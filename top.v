==> flow/design.v <==
module clock_divider(
    input  wire clk,      
    input  wire reset,    
    output reg  tick      
);
    reg [19:0] count;
    always @(posedge clk) begin
        if (reset) begin
            count <= 20'd0;
            tick  <= 1'b0;
        end else if (count == 20'd999_999) begin
            count <= 20'd0;
            tick  <= 1'b1;
        end else begin
            count <= count + 1'b1;
            tick  <= 1'b0;
        end
    end
endmodule
module seven_segment_driver(
    input  wire clk,      
    input  wire  reset,     
    input  wire [3:0] digit3,    
    input  wire [3:0] digit2,    
    input  wire [3:0] digit1,    
    input  wire [3:0] digit0,    
    output reg  [6:0] seg,      
    output reg  [3:0] an,        
    output reg  dp        
);
    reg [16:0] refresh_cnt;
    reg  [1:0] refresh_idx;
    always @(posedge clk) begin
        if (reset) begin
            refresh_cnt <= 17'd0;
            refresh_idx <= 2'd0;
        end else if (refresh_cnt == 17'd99_999) begin
            refresh_cnt <= 17'd0;
            refresh_idx <= refresh_idx + 1'b1;
        end else begin
            refresh_cnt <= refresh_cnt + 1'b1;
        end
    end
    function [6:0] digit_to_seg;
        input [3:0] d;
        begin
            case (d)
                4'd0: digit_to_seg = 7'b1000000;
                4'd1: digit_to_seg = 7'b1111001;
                4'd2: digit_to_seg = 7'b0100100;
                4'd3: digit_to_seg = 7'b0110000;
                4'd4: digit_to_seg = 7'b0011001;
                4'd5: digit_to_seg = 7'b0010010;
                4'd6: digit_to_seg = 7'b0000010;
                4'd7: digit_to_seg = 7'b1111000;
                4'd8: digit_to_seg = 7'b0000000;
                4'd9: digit_to_seg = 7'b0010000;
                default: digit_to_seg = 7'b1111111;
            endcase
        end
    endfunction
    always @(*) begin
        case (refresh_idx)
            2'd0: begin
                an  = 4'b0111;          
                seg = digit_to_seg(digit3);
                dp  = 1'b1;             
            end
            2'd1: begin
                an  = 4'b1011;         
                seg = digit_to_seg(digit2);
                dp  = 1'b0;          
            end
            2'd2: begin
                an  = 4'b1101;         
                seg = digit_to_seg(digit1);
                dp  = 1'b1;
            end
            2'd3: begin
                an  = 4'b1110;         
                seg = digit_to_seg(digit0);
                dp  = 1'b1;
            end
        endcase
    end
endmodule
module stopwatch_timer(
    input  wire clk,            
    input  wire reset,          
    input  wire start_stop,     
    input  wire [1:0] mode,           
    input  wire [3:0] load_sec_tens,  
    input  wire [3:0] load_sec_ones,  
    input  wire tick,           
    output reg  [3:0] sec_tens,       
    output reg  [3:0] sec_ones,       
    output reg  [3:0] ms_tens,        
    output reg  [3:0] ms_ones         
);
    wire [3:0] init_sec_tens = (load_sec_tens <= 4'd9) ? load_sec_tens : 4'd0;
    wire [3:0] init_sec_ones = (load_sec_ones <= 4'd9) ? load_sec_ones : 4'd0;
    reg running;
    reg prev_start;
    always @(posedge clk) begin
        prev_start <= start_stop;
        if (reset) begin
            running <= 1'b0;
            case (mode)
                2'b00: begin
                    sec_tens  <= 4'd0; sec_ones <= 4'd0;
                    ms_tens   <= 4'd0; ms_ones  <= 4'd0;
                end
                2'b01: begin
                    sec_tens  <= init_sec_tens;
                    sec_ones  <= init_sec_ones;
                    ms_tens   <= 4'd0; ms_ones  <= 4'd0;
                end
                2'b10: begin
                    sec_tens  <= 4'd9; sec_ones <= 4'd9;
                    ms_tens   <= 4'd9; ms_ones  <= 4'd9;
                end
                2'b11: begin
                    sec_tens  <= init_sec_tens;
                    sec_ones  <= init_sec_ones;
                    ms_tens   <= 4'd9; ms_ones  <= 4'd9;
                end
            endcase
        end else begin
            if (~prev_start & start_stop)
                running <= ~running;
            if (running && tick) begin
                if (mode[1] == 1'b0) begin
                    if (ms_ones < 9) begin
                        ms_ones <= ms_ones + 1;
                    end else begin
                        ms_ones <= 4'd0;
                        if (ms_tens < 9) begin
                            ms_tens <= ms_tens + 1;
                        end else begin
                            ms_tens <= 4'd0;
                            if (sec_ones < 9) begin
                                sec_ones <= sec_ones + 1;
                            end else begin
                                sec_ones <= 4'd0;
                                if (sec_tens < 9) begin
                                    sec_tens <= sec_tens + 1;
                                end else begin
                                    sec_tens <= 4'd9;
                                    sec_ones <= 4'd9;
                                    ms_tens  <= 4'd9;
                                    ms_ones  <= 4'd9;
                                    running  <= 1'b0;
                                end
                            end
                        end
                    end
                end else begin
                    if (ms_ones > 0) begin
                        ms_ones <= ms_ones - 1;
                    end else begin
                        ms_ones <= 4'd9;
                        if (ms_tens > 0) begin
                            ms_tens <= ms_tens - 1;
                        end else begin
                            ms_tens <= 4'd9;
                            if (sec_ones > 0) begin
                                sec_ones <= sec_ones - 1;
                            end else begin
                                sec_ones <= 4'd9;
                                if (sec_tens > 0) begin
                                    sec_tens <= sec_tens - 1;
                                end else begin
                                    sec_tens <= 4'd0;
                                    sec_ones <= 4'd0;
                                    ms_tens  <= 4'd0;
                                    ms_ones  <= 4'd0;
                                    running  <= 1'b0;
                                end
                            end
                        end
                    end
                end
            end
        end
    end
endmodule
module top(
    input  wire        clk,       
    input  wire [4:0]  btn,       
    input  wire [15:0] sw,        
    output wire [6:0]  seg,       
    output wire [3:0]  an,        
    output wire        dp         
);
    wire       start_stop = btn[0];
    wire       reset_btn  = btn[1];
    wire [1:0] mode       = sw[1:0];
    wire [3:0] load_tens  = sw[9:6];
    wire [3:0] load_ones  = sw[5:2];
    wire tick;
    clock_divider clk_div (
        .clk   (clk),
        .reset (reset_btn),
        .tick  (tick)
    );
    wire [3:0] sec_tens, sec_ones, ms_tens, ms_ones;
    stopwatch_timer sw_timer (
        .clk           (clk),
        .reset         (reset_btn),
        .start_stop    (start_stop),
        .mode          (mode),
        .load_sec_tens (load_tens),
        .load_sec_ones (load_ones),
        .tick          (tick),
        .sec_tens      (sec_tens),
        .sec_ones      (sec_ones),
        .ms_tens       (ms_tens),
        .ms_ones       (ms_ones)
    );
    seven_segment_driver disp_drvr (
        .clk    (clk),
        .reset  (reset_btn),
        .digit3 (sec_tens),
        .digit2 (sec_ones),
        .digit1 (ms_tens),
        .digit0 (ms_ones),
        .seg    (seg),
        .an     (an),
        .dp     (dp)
    );
endmodule
=== Tool chain data of top ===
What the tools print for top, step after step.
Lines are those of the file above, counted from 1.
The mark - stands for no value.

* Top: top
* Clock: clk
* Standard-cell library: sky130hd
* Library corner: tt_025C_1v80

=== Word-level counts ===
Counts by Yosys on the flattened word-level netlist (proc, flatten, opt, wreduce; memories kept). Print and check cells are left out. Cells with the same type and inputs are merged into one.
Memory sizes are those after Yosys's memory passes, which may raise the word count (mostly to a power of two), join words into wider ones and drop unused or constant bits.

* Output and inout port bits: 12
* Bits in read-only memories: 448
* Memories: 4
* Input bits: 22
* Register bits: 58
* Word width x clocked read ports: 28

{| class="wikitable"
|+ Memories
! memory !! depth !! bits a word !! rd ports !! wr ports !! line !! text
|-
| (no name shown) || 16 || 7 || 1 || 0 || 47 || <nowiki>case (d)</nowiki>
|-
| (no name shown) || 16 || 7 || 1 || 0 || 47 ||
|-
| (no name shown) || 16 || 7 || 1 || 0 || 47 ||
|-
| (no name shown) || 16 || 7 || 1 || 0 || 47 ||
|}

* Order comparisons: 10
* Mux-type cells: 62
* Equality and inequality tests: 14
* Add/sub/neg operators: 11
* Bitwise gates (word level): 3
* Reduce/logical cells: 13

{| class="wikitable"
|+ Operator list
! cell !! count
|-
| 2-to-1 mux 4 bit || 44
|-
| parallel mux 7 bit (select 4 bit) || 1
|-
| parallel mux 4 bit (select 3 bit) || 2
|-
| adder 20 x 1 -> 20 bit with constant B || 1
|-
| equality test 20 bit with constant B || 1
|-
| inequality test 3 bit with constant B || 6
|-
| adder 17 x 1 -> 17 bit with constant B || 1
|-
| equality test 17 bit with constant B || 1
|-
| adder 4 x 1 -> 4 bit with constant B || 4
|-
| subtractor 4 x 1 -> 4 bit with constant B || 4
|-
| > comparator 4 x 1 -> 1 bit with constant B || 4
|-
| < comparator 4 bit with constant B || 4
|-
| parallel mux 4 bit (select 4 bit) || 1
|-
| 2-to-1 mux 1 bit || 12
|-
| OR reduction 2 bit || 5
|-
| equality test 2 bit with constant B || 4
|-
| less-or-equal comparator 4 bit with constant B || 2
|-
| parallel mux 4 bit (select 2 bit) || 1
|-
| AND reduction 7 bit || 1
|-
| AND reduction 5 bit || 1
|-
| equality test 2 x 1 -> 1 bit with constant B || 2
|-
| zero test 2 bit || 2
|-
| AND reduction 3 bit || 1
|-
| OR reduction 3 bit || 1
|-
| inverter 1 bit || 2
|-
| adder 2 x 1 -> 2 bit with constant B || 1
|-
| nonzero test 2 bit || 1
|-
| parallel mux 1 bit (select 2 bit) || 1
|}

Not listed: further kinds 2, cells in them 2.

=== Logic depth ===
Yosys ltp: most cells in a row. Word level: on the elaborated netlist, between registers, memories and ports. Mapped: between sequential cells and ports; inverters and the memories' decode and read muxes count.

* Depth in word-level cells: 9
* ABC_AREA: 0
* Gate-level depth with buffers: 12
* Mapped depth without buffers: 12

=== After synthesis ===
Yosys stat after the flow's synthesis: flattened, memories mapped to cells. It holds for the ABC_AREA given above (unset counts as 0); a run with the other value may have another netlist.

* Mapped area: 5011.1 sq um
* Mapped flip-flops: 86
* Cell count: 568
* Buffers: 21
* Sequential part of the area: 1881.8 sq um

{| class="wikitable"
|+ Cell types
! cell type !! count !! area in all (sq um)
|-
| sky130_fd_sc_hd__dfxtp_1 || 70 || 1.4E+03
|-
| sky130_fd_sc_hd__edfxtp_1 || 16 || 480.461
|-
| sky130_fd_sc_hd__ha_1 || 34 || 425.408
|-
| sky130_fd_sc_hd__nor2_1 || 71 || 266.506
|-
| sky130_fd_sc_hd__xor2_1 || 23 || 201.443
|-
| sky130_fd_sc_hd__a21oi_1 || 40 || 200.192
|-
| sky130_fd_sc_hd__mux2i_1 || 19 || 190.182
|-
| sky130_fd_sc_hd__inv_1 || 42 || 157.651
|-
| sky130_fd_sc_hd__nand2_1 || 36 || 135.13
|-
| sky130_fd_sc_hd__nand3_1 || 24 || 120.115
|-
| sky130_fd_sc_hd__o21ai_0 || 21 || 105.101
|-
| sky130_fd_sc_hd__xnor2_1 || 11 || 96.342
|-
| sky130_fd_sc_hd__nand2b_1 || 13 || 81.328
|-
| sky130_fd_sc_hd__a222oi_1 || 7 || 70.067
|-
| sky130_fd_sc_hd__clkbuf_1 || 18 || 67.565
|-
| sky130_fd_sc_hd__mux2_2 || 6 || 67.565
|-
| sky130_fd_sc_hd__nor3b_1 || 7 || 52.55
|-
| sky130_fd_sc_hd__and3_1 || 8 || 50.048
|}

Other cell types: 46; their cells: 102.
The figures by module come from a second, unflattened synthesis with its own total; it is not the netlist above.

* Cell total of the unflattened synthesis: 542
* Area total of the unflattened synthesis: 4506.8 sq um

Each row is one instance without its submodules.

{| class="wikitable"
|+ By module
! module !! times used !! sequential area (sq um) !! cells !! area (sq um)
|-
| seven_segment_driver || 1 || 380.4 || 251 || 1931.9
|-
| stopwatch_timer || 1 || 520.5 || 187 || 1640.3
|-
| clock_divider || 1 || 420.4 || 104 || 934.6
|-
| top || 1 || 0.0 || 0 || 0.0
|}

=== Timing after synthesis ===
Path of least setup slack by OpenSTA after synthesis, without wires, with an ideal clock, recovery checks aside; 20% of the period is set as input and as output delay. Where synthesis merged equal registers, the netlist keeps one of their names.

* Kind: register to register
* From: register sw_timer.ms_ones[0]
* To: register (name not given)
* Clock period: 3.24 ns
* Stages on the path: 12
* Arrival time: 2.835 ns
* Required time: 3.104 ns
* Delay of the path: 2.971 ns
* Path slack: 0.269 ns
* Time at the first pin: 0.000 ns
* Library setup time: 0.136 ns
* Synthesis period reached: 2.971 ns

"delay of the path" = arrival - input delay + setup time.
"stages on the path": output pins that drive a net of the path, with the launching flip-flop's if there is one; two outputs of one cell count as two.
"synthesis period reached" is the clock period less the worst setup slack; recovery checks do not enter. This is arithmetic on one report: input and output delays are still those of the set period (20% each).
A register here has more assigning lines than the two given.

* Path through: sky130_fd_sc_hd__edfxtp_1 > sky130_fd_sc_hd__inv_1 > sky130_fd_sc_hd__ha_1 > sky130_fd_sc_hd__or3b_4 > sky130_fd_sc_hd__a221oi_4 > sky130_fd_sc_hd__nand3_4 > sky130_fd_sc_hd__mux2i_1 > sky130_fd_sc_hd__inv_1 > sky130_fd_sc_hd__ha_1 > sky130_fd_sc_hd__inv_1 > sky130_fd_sc_hd__mux2_2 > sky130_fd_sc_hd__a22oi_1

{| class="wikitable"
|+ Ends and longest elaborated chain, after synthesis
! element !! line !! text
|-
| start, declared || 98 || <nowiki>output reg  [3:0] ms_ones</nowiki>
|-
| start, assigned || 134 || <nowiki>ms_ones <= ms_ones + 1;</nowiki>
|-
| start, assigned || 159 || <nowiki>ms_ones <= ms_ones - 1;</nowiki>
|}

No chain of elaborated cells between the ends is given.

=== Path in the finished layout ===
Path of least setup slack in the final report of stored run 1 (OpenROAD, finished layout, wires in). Where an end is a register, its clock arrival counts in the times.

* Kind: register to register
* From: register sw_timer.ms_ones[0]
* To: register (name not given)
* Arrival time: 2.93 ns
* Clock period: 2.04 ns
* Stages on the path: 12
* Time at the first pin: 0.34 ns
* Library setup time: 0.07 ns
* Required time: 2.32 ns
* Path slack: -0.61 ns

A register here has more assigning lines than the two given.

* Path through: sky130_fd_sc_hd__edfxtp_1 > sky130_fd_sc_hd__inv_2 > sky130_fd_sc_hd__ha_4 > sky130_fd_sc_hd__or3b_4 > sky130_fd_sc_hd__a221oi_4 > sky130_fd_sc_hd__buf_4 > sky130_fd_sc_hd__buf_8 > sky130_fd_sc_hd__mux2i_4 > sky130_fd_sc_hd__inv_2 > sky130_fd_sc_hd__ha_4 > sky130_fd_sc_hd__mux2_2 > sky130_fd_sc_hd__a21oi_1

{| class="wikitable"
|+ Ends and longest elaborated chain, after layout
! element !! line !! text
|-
| start, declared || 98 || <nowiki>output reg  [3:0] ms_ones</nowiki>
|-
| start, assigned || 134 || <nowiki>ms_ones <= ms_ones + 1;</nowiki>
|-
| start, assigned || 159 || <nowiki>ms_ones <= ms_ones - 1;</nowiki>
|}

No chain of elaborated cells between the ends is given.

Below are 2 stored runs of the flow (Yosys, OpenROAD; platform sky130hd) on top, each with its settings and what was measured, unordered. Constraints: input delay and output delay 20% of the set period each, output load 0.01 pF.
"achieved clock period" = clock period - worst setup slack. The figure is calculated, with input and output delays left at 20% of the set period.
"worst setup path time" is the time allowed to the run's worst setup path (the clock period less input and output delay, where it has them) less its slack. Clock arrival times count: a late capture clock shortens it, a late launch clock lengthens it.
"total power after layout" rests on the timing tool's default activity at the inputs, not on a simulated workload.

=== Stored run 1 ===
{| class="wikitable"
! Setting !! Value
|-
| period_ns || 2.04
|-
| CAP_MARGIN || 20
|-
| CORE_MARGIN || 2
|-
| CORE_UTILIZATION || 40
|-
| SLEW_MARGIN || 20
|-
! Result !! Value
|-
| Synthesis area || 5011.1 sq um
|-
| Area inside the die boundary || 13438.6 sq um
|-
| Standard-cell area after layout || 7534.7 sq um
|-
| Post-route utilization || 62.2 %
|-
| Worst setup slack after layout || -0.609 ns
|-
| Total negative slack || -16.513 ns
|-
| Post-route worst hold slack || 0.459 ns
|-
| Total power after layout || 4.969 mW
|-
| Achieved clock period || 2.649 ns
|-
| Worst setup path time || 2.65 ns
|-
| Worst setup path type || register to register
|}

=== Stored run 2 ===
{| class="wikitable"
! Setting !! Value
|-
| period_ns || 2.14
|-
| CORE_UTILIZATION || 36
|-
| SETUP_SLACK_MARGIN || 0.32
|-
| PLACE_DENSITY_LB_ADDON || 0.01
|-
| CORE_ASPECT_RATIO || 1.69
|-
| CELL_PAD_IN_SITES_GLOBAL_PLACEMENT || 0
|-
| CELL_PAD_IN_SITES_DETAIL_PLACEMENT || 1
|-
| TNS_END_PERCENT || 15
|-
| GPL_ROUTABILITY_DRIVEN || 1
|-
| CAP_MARGIN || 40
|-
| SLEW_MARGIN || 30
|-
| CORE_MARGIN || 2
|-
! Result !! Value
|-
| Synthesis area || 5011.1 sq um
|-
| Area inside the die boundary || 14912.1 sq um
|-
| Standard-cell area after layout || 7339.5 sq um
|-
| Post-route utilization || 53.4 %
|-
| Worst setup slack after layout || -0.512 ns
|-
| Total negative slack || -11.259 ns
|-
| Post-route worst hold slack || 0.464 ns
|-
| Total power after layout || 4.822 mW
|-
| Achieved clock period || 2.652 ns
|-
| Worst setup path time || 2.65 ns
|-
| Worst setup path type || register to register
|}
